==> flow/design.v <==
`timescale 1ns / 1ps
module single_port_RAM(q,data,rd_addr,wr_addr,wr_en,clk);
    input [7:0] data;
    input [5:0] rd_addr,wr_addr;
    input wr_en,clk;
    output reg [7:0] q;
    reg [7:0] ram[63:0];
    always @(posedge clk) begin
        if(wr_en)
            ram[wr_addr]<=data;
        q<=ram[rd_addr];
    end
endmodule
# From RTL to reports: single_port_RAM

What the tools print for single_port_RAM, step after step.
Line numbers count from 1 in the design file above.
Operators carry their Yosys type and port widths (W data, S select, Z words).
Cell names lack the library's common part.
Not given: -

Top: single_port_RAM
Clock input: clk
Standard-cell library: sky130hd
Timing corner: tt_025C_1v80

# Elaborated design

Yosys after proc, flatten, opt, wreduce and memory -nomap, before mapping. Enables and synchronous resets that opt folds into registers are not counted as muxes. Memory bits, and registers merged into a memory's read port (data or address), are not among the register bits. Print and check cells are not counted. Equal cells are merged and count once.
Yosys's memory passes give these memory sizes; they may raise the number of words (mostly to a power of two), join words into wider ones and drop unused or constant bits.

Bits of input ports: 22
Word width x clocked read ports: 8
Bits in registers: 0
Cells after elaboration: 4
Memories: 1
Memory bits (writable): 512
Output and inout bits: 8

Memory list:

| name | depth | bits a word | read ports | wr ports | RTL line | text |
| ram  | 64    | 8           | 1          | 1        | 7        | `reg [7:0] ram[63:0];` |

Mux-type cells: 3

Operator list:

| operator | number |
| $mux W8  | 1 |
| $mux W6  | 1 |
| $mux W1  | 1 |

# Logic depth

Longest topological path by Yosys (ltp), each cell counted once; first at word level (registers and memories cut), then after technology mapping (sequential cells cut; the memories' decode and read muxes count).

Word-level depth: 1
ABC_AREA: 0
Depth in mapped cells: 9
Depth with buffers taken out: 5

# After synthesis

Source: synth_stat.txt of the flow (Yosys; design flattened, memories mapped). It holds for the ABC_AREA given above (unset counts as 0); a run with the other value may have another netlist.
The area totals of this step are shown rounded.

Cell types:

| type     | number |
| edfxtp_1 | 512 |
| mux4_2   | 126 |
| nor2_1   | 83 |
| mux2i_1  | 23 |
| dfxtp_1  | 8 |
| mux2_2   | 13 |
| buf_4    | 13 |
| nor2b_1  | 14 |
| nand2_1  | 19 |
| o221ai_1 | 8 |
| nand3_1  | 13 |
| clkbuf_1 | 17 |
| buf_2    | 11 |
| a221oi_1 | 6 |
| o22ai_1  | 8 |
| buf_6    | 4 |
| nand2b_1 | 7 |
| buf_12   | 2 |

Other cell types: 22; their cells: 53.

Sequential area: 0.016 mm²
Mapped cells: 940
Flip-flops: 520
Synthesis area: 0.02 mm²
Buffer cells: 51

# Timing after synthesis

OpenSTA on the mapped netlist: ideal clock, no wires. The path of least setup slack (recovery checks aside). Input and output delay are each 20% of the period. Register names are those of the netlist, which keeps one name where synthesis merged equal registers.

Kind: input-to-reg
Start: in rd_addr[1]
End: reg q[3]
Delay of the path: 1.668 ns
Slack: -0.084 ns
Clock period: 1.98 ns
Arrival: 1.936 ns
Data required time: 1.852 ns
Stages on the path: 7
Launch time at the first pin: 0.396 ns
Period reached after synthesis: 2.064 ns

"delay of the path" is the arrival time less input delay plus setup time.
"stages on the path" counts driving pins, that of a launching flip-flop among them; a cell with two outputs on the path counts twice.
"period reached after synthesis" is the clock period less the worst setup slack; recovery checks do not enter. This is arithmetic on one report: input and output delays are still those of the set period (20% each).

Path through: buf_4 > buf_2 > buf_2 > mux4_2 > mux4_2 > o21ai_1 > o41ai_1

Ends and longest elaborated chain, post-synthesis:

| item            | RTL line | text |
| start, declared | 4        | `input [5:0] rd_addr,wr_addr;` |
| end, declared   | 6        | `output reg [7:0] q;` |

Chain of elaborated cells between the ends: none given.

# Path in the finished layout

From the final timing report of stored run 1: the path of least setup slack in the routed layout; clock arrival at registers is part of the times.

Kind: input-to-reg
Start: in rd_addr[0]
End: reg q[4]
Stages on the path: 6
Launch time at the first pin: 0.70 ns
Arrival: 3.12 ns
Slack: 0.82 ns
Clock period: 3.51 ns
Data required time: 3.95 ns

Path through: clkbuf_8 > mux4_2 > mux2_2 > o221a_2 > nor3_1 > o32ai_1

Ends and longest elaborated chain, after layout:

| item            | RTL line | text |
| start, declared | 4        | `input [5:0] rd_addr,wr_addr;` |
| end, declared   | 6        | `output reg [7:0] q;` |

Chain of elaborated cells between the ends: none given.

--- measured runs ---
Record of 2 stored runs of the RTL-to-layout flow on single_port_RAM, platform sky130hd. The runs are unordered. Constraints: input delay and output delay 20% of the set period each, output load 0.01 pF.
"allowed time less slack (worst setup path)" means the part of the period allowed to the worst setup path (the constraints hold back 20% at inputs and 20% at outputs) less its slack; where the path has registers, the arrival times of their clocks count too.
"power": no workload was simulated; the value follows from the tool's default switching activity.
The results are shown rounded.
A setting shown as n/a is not set for that run.

| setting or result                               | stored run 1 | stored run 2 |
| period_ns                                       | 3.51         | 2.37         |
| CORE_UTILIZATION                                | 20           | 31           |
| SETUP_SLACK_MARGIN                              | 0.58         | -0.17        |
| PLACE_DENSITY                                   | 0.5          | n/a          |
| CORE_ASPECT_RATIO                               | 1.72         | 1.55         |
| CORE_MARGIN                                     | 7            | 8            |
| CELL_PAD_IN_SITES_GLOBAL_PLACEMENT              | 0            | 1            |
| CELL_PAD_IN_SITES_DETAIL_PLACEMENT              | 0            | n/a          |
| SLEW_MARGIN                                     | 35           | 20           |
| MIN_ROUTING_LAYER                               | met2         | n/a          |
| CAP_MARGIN                                      | 20           | 20           |
| ABC_AREA                                        | n/a          | 0            |
| GPL_ROUTABILITY_DRIVEN                          | n/a          | 1            |
| CTS_CLUSTER_SIZE                                | n/a          | 47           |
| CTS_CLUSTER_DIAMETER                            | n/a          | 292          |
| allowed time less slack (worst setup path) (ns) | 1.98         | 2.22         |
| worst setup path kind                           | input-to-reg | reg-to-reg   |
| setup TNS (ns)                                  | 0.000        | 0.000        |
| standard-cell area after routing (mm²)          | 0.024        | 0.023        |
| setup slack of the worst path (ns)              | 0.82         | 0.15         |
| die footprint (mm²)                             | 0.11         | 0.074        |
| utilization of the finished layout (%)          | 24           | 36           |
| area of the synthesized netlist (mm²)           | 0.02         | 0.02         |
| power (mW)                                      | 12           | 15           |
--- end ---
